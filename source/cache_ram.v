==> flow/design.v <==
module cache_ram(reset_i,clk_i,address_i,data_o,write_data,write_address,bank_i_select,bank_enable);
parameter data_width = 8;
parameter address_depth_bits = 15;
input reset_i;
input clk_i;
input [address_depth_bits-1:0] address_i;
output reg [data_width-1:0] data_o;
wire [data_width-1:0] bank_0_data_o;
wire [data_width-1:0] bank_1_data_o;
wire [data_width-1:0] bank_2_data_o;
wire [data_width-1:0] bank_3_data_o;
wire [4:0] low_address = address_i[4:0];
wire [9:0] high_address = address_i[14:5];
wire [1:0] bank_o_select = high_address[1:0];
input bank_enable;
input [1:0] bank_i_select;
reg [3:0] bank_i_enable;
input [4:0] write_address;
input [data_width-1:0] write_data;
always@(*)begin
    bank_i_enable = 0;
    bank_i_enable[bank_i_select] = bank_enable;
end
sram_bank bank_0 (
    .write_address(write_address),
    .write_data(write_data),
    .clk(clk_i),
    .write_enable(bank_i_enable[0]),
    .read_address(low_address),
    .read_data(bank_0_data_o)
);
sram_bank bank_1 (
    .write_address(write_address),
    .write_data(write_data),
    .clk(clk_i),
    .write_enable(bank_i_enable[1]),
    .read_address(low_address),
    .read_data(bank_1_data_o)
);
sram_bank bank_2 (
    .write_address(write_address),
    .write_data(write_data),
    .clk(clk_i),
    .write_enable(bank_i_enable[2]),
    .read_address(low_address),
    .read_data(bank_2_data_o)
);
sram_bank bank_3 (
    .write_address(write_address),
    .write_data(write_data),
    .clk(clk_i),
    .write_enable(bank_i_enable[3]),
    .read_address(low_address),
    .read_data(bank_3_data_o)
);
wire [data_width-1:0] unreg_data_o;
mux_4_to_1 output_mux(
    .select(bank_o_select),
    .data_i_0(bank_0_data_o),
    .data_i_1(bank_1_data_o),
    .data_i_2(bank_2_data_o),
    .data_i_3(bank_3_data_o),
    .data_o(unreg_data_o)
);
always@(posedge clk_i)begin
    data_o <= unreg_data_o;
end
endmodule
module mux_4_to_1(select,data_i_0,data_i_1,data_i_2,data_i_3,data_o);
parameter data_width = 8;
input [1:0] select;
input [data_width-1:0] data_i_0;
input [data_width-1:0] data_i_1;
input [data_width-1:0] data_i_2;
input [data_width-1:0] data_i_3;
output reg [data_width-1:0] data_o;
always@(*)begin
    case(select)
        2'd0: data_o = data_i_0;
        2'd1: data_o = data_i_1;
        2'd2: data_o = data_i_2;
        default: data_o = data_i_3;
    endcase
end
endmodule
module sram_bank(clk,write_enable,write_address,write_data,read_address,read_data);
parameter data_width = 8;
parameter address_depth_bits = 5;
input write_enable;
input clk;
input [address_depth_bits-1:0] write_address;
input [address_depth_bits-1:0] read_address;
input [data_width-1:0] write_data;
output [data_width-1:0] read_data;
reg [data_width-1:0] memory[(2**address_depth_bits)-1:0];
assign read_data = memory[read_address];
always@(posedge clk)begin
    if(write_enable)begin
        memory[write_address] <= write_data;
    end
end
endmodule
# From RTL to reports: cache_ram
# The steps from the RTL of cache_ram to its reports follow in flow order.
# Lines are those of the file above, counted from 1.
# Operators: Yosys type, input widths -> output width; for muxes data width and select width s.
# Library cell names are shortened.
# A cell with n/a has no value.
# inputs
top_module	cache_ram
clk_port	clk_i
lib	sky130hd
corner	tt_025C_1v80

# Word-level counts
# Source: Yosys, flattened and elaborated, memories not mapped. Widths are those after wreduce; folded enables and synchronous resets count as part of the registers. Registers that Yosys merges into a memory's read port (data or address) are not register bits. Print and check cells do not count. Equal cells are merged and count once.
# Memory sizes are those after Yosys's memory passes, which may raise the word count (mostly to a power of two), join words into wider ones and drop unused or constant bits.
# bits
output_inout_bits	8
mem_bits_rw	1024
register_bits	8
inputBits	33
n_memories	4
elab_cells	23
# mem_list
name	size	word_bits	read_ports	wr	line	text
bank_0.memory	32	8	1	1	95	reg [data_width-1:0] memory[(2**address_depth_bits)-1:0];
bank_1.memory	32	8	1	1	95
bank_2.memory	32	8	1	1	95
bank_3.memory	32	8	1	1	95
# op_classes
reduce_and_logical	1
muxes	13
equal	2
shift	1
addsub	1
# ops
op	count
$mux 8	4
$pmux 8 s3	1
$mux 5	4
$shift 1x3->4	1
$mux 1	4
$neg 2->3	1
$eq 2x1->1 const B	1
$eq 2x2->1 const B	1
$logic_not 2->1	1

# Logic depth
# Depth = most cells in a row (Yosys ltp): at word level without a register or memory, in the mapped netlist without a sequential cell, where the memories' decode and read muxes count.
# logic_depth
word_depth	3
abc_area	0
mapped_depth	11
depth_no_buf	6

# After synthesis
# Yosys stat after the flow's synthesis: flattened, memories mapped to cells. It holds for the ABC_AREA given above (unset counts as 0); a run with the other value may have another netlist.
# The area totals of this step are shown rounded.
# by_type
cell	count	type_area_um2
edfxtp_1	1024	3.07E+04
mux4_2	256	5765.53
mux2i_1	91	910.874
nor2_1	136	510.49
nand2_1	66	247.738
a22oi_1	28	210.202
buf_2	36	180.173
dfxtp_1	8	160.154
a221oi_1	16	140.134
buf_4	17	127.622
clkbuf_1	33	123.869
nor2b_1	13	81.328
nand3_1	16	80.077
a32oi_1	8	70.067
buf_6	5	56.304
o21ai_0	11	55.053
nand2b_1	8	50.048
nor3_1	10	50.048
# Not listed: further types 21, cells in them 65.
# synth_totals
seqArea_um2	30900
stdcells	1847
buffers	103
ff_cells	1032
yosys_area_um2	40000
# By module: a second synthesis without flattening, with its own total; a netlist apart from the flattened one above.
# hier_totals
hier_cells	1661
area_unflattened_um2	40000
# Rows give one instance, submodules left out.
# modules
module	instances	mod_area_um2	cells	mod_seq_area_um2
sram_bank	4	9890	409	7690
cache_ram	1	223	15	160
mux_4_to_1	1	196	10	0.0

# Path before layout
# Source: OpenSTA report_checks on the synthesized netlist (no wires, ideal clock, input and output delay 20% of the period each), path of least setup slack; recovery checks are left aside. Register names are those of the netlist, which keeps one name where synthesis merged equal registers.
# synth_timing
path_kind	input port to flip-flop
from	input port address_i[0]
to	register data_o[6]
t_required_ns	2.805
setup_time_ns	0.135
t_arrival_ns	2.589
slack_ns	0.216
driving_pins	10
in_delay_ns	0.588
path_delay_ns	2.136
launch_ns	0.588
clock_period_ns	2.94
n_path_buf	5
period_less_setup_slack_ns	2.724
# "path_delay_ns" is the arrival time less input delay plus setup time.
# "driving_pins": output pins that drive a net of the path, with the launching flip-flop's if there is one; two outputs of one cell count as two.
# "period_less_setup_slack_ns" = period - worst setup slack (recovery checks aside). The figure is calculated, with input and output delays left at 20% of the set period.
# Between the ends stands the longest chain of elaborated cells between them, by number of cells; it is not shown to be the way that was timed. Of several equally long chains one is given.
# A line is the first line of the expression or statement that the cell stems from. Yosys adds cells for indexed reads and writes and turns some case tables into memories.
# A memory read counts as a cell of the chain, while the word-level depth stops at memories.
# synth_between
cell_sequence	buf_6 -> buf_6 -> buf_6 -> buf_4 -> buf_2 -> mux4_2 -> a211oi_1 -> nand2_1 -> a32oi_1 -> a22oi_1
elab_chain_len	2
cells_between	5
lines_between	2
classes_between	mux (1); memory (4)
# synth_lines
element	line	text
start: declaration	6	input [address_depth_bits-1:0] address_i;
$mem_v2 32x8	95	reg [data_width-1:0] memory[(2**address_depth_bits)-1:0];
$pmux 8 s3	78	case(select)
end: assignment	66	data_o <= unreg_data_o;
end: declaration	7	output reg [data_width-1:0] data_o;

# Worst path after layout
# From the final timing report of record 1: the path of least setup slack in the routed layout; clock arrival at registers is part of the times.
# layout_timing
path_kind	input port to flip-flop
from	input port address_i[1]
to	register data_o[5]
clock_period_ns	3.19
driving_pins	9
t_arrival_ns	3.55
launch_ns	0.64
t_required_ns	3.85
setup_time_ns	0.05
in_delay_ns	0.64
slack_ns	0.31
n_path_buf	3
# Between the ends stands the longest chain of elaborated cells between them, by number of cells; it is not shown to be the way that was timed. Of several equally long chains one is given.
# A memory read counts as a cell of the chain, while the word-level depth stops at memories.
# layout_between
cell_sequence	buf_8 -> buf_12 -> buf_12 -> mux2i_1 -> a22oi_1 -> a21oi_1 -> a2111oi_1 -> a221oi_1 -> a21oi_1
elab_chain_len	2
cells_between	5
lines_between	2
classes_between	mux (1); memory (4)
# layout_lines
element	line	text
start: declaration	6	input [address_depth_bits-1:0] address_i;
$mem_v2 32x8	95	reg [data_width-1:0] memory[(2**address_depth_bits)-1:0];
$pmux 8 s3	78	case(select)
end: assignment	66	data_o <= unreg_data_o;
end: declaration	7	output reg [data_width-1:0] data_o;

# Below are 2 stored runs of the flow (Yosys, OpenROAD; platform sky130hd) on cache_ram, each with its settings and what was measured, unordered. Constraints: input delay and output delay 20% of the set period each, output load 0.01 pF.
# By "period_reached_ns" is meant the clock period of the run minus its worst setup slack. This is arithmetic on one report: input and output delays are still those of the set period (20% each).
# "critical_path_time_ns" is the time allowed to the run's worst setup path (the clock period less input and output delay, where it has them) less its slack. Clock arrival times count: a late capture clock shortens it, a late launch clock lengthens it.
# "final_power_mw": no workload was simulated; the value follows from the tool's default switching activity.
# Measured values are rounded.
# A setting shown as -- is not set for that run.
run	period_ns	CORE_UTILIZATION	PLACE_DENSITY	CORE_ASPECT_RATIO	CORE_MARGIN	CELL_PAD_IN_SITES_DETAIL_PLACEMENT	ABC_AREA	CTS_CLUSTER_SIZE	CTS_CLUSTER_DIAMETER	MIN_ROUTING_LAYER	MAX_ROUTING_LAYER	CAP_MARGIN	SLEW_MARGIN	SETUP_SLACK_MARGIN	CELL_PAD_IN_SITES_GLOBAL_PLACEMENT	TNS_END_PERCENT	GPL_TIMING_DRIVEN	period_reached_ns	fin_util_pct	die_um2	fin_ws_ns	critical_path_time_ns	critical_path_kind	post_synth_area_um2	timing.setup.tns_ns	final_cell_area_um2	holdWs_ns	final_power_mw
record 1	3.19	49	0.71	0.74	3	2	0	89	274	met1	met4	20	20	--	--	--	--	2.884	54.2	85200	0.306	2.25	input port to flip-flop	40000	0.000	43500	0.304	21.3
record 2	2.92	56	0.71	--	10	--	--	--	213	--	met4	20	20	0.03	3	95	1	2.735	66.2	82500	0.185	2.15	input port to flip-flop	40000	0.000	46600	0.311	31.0
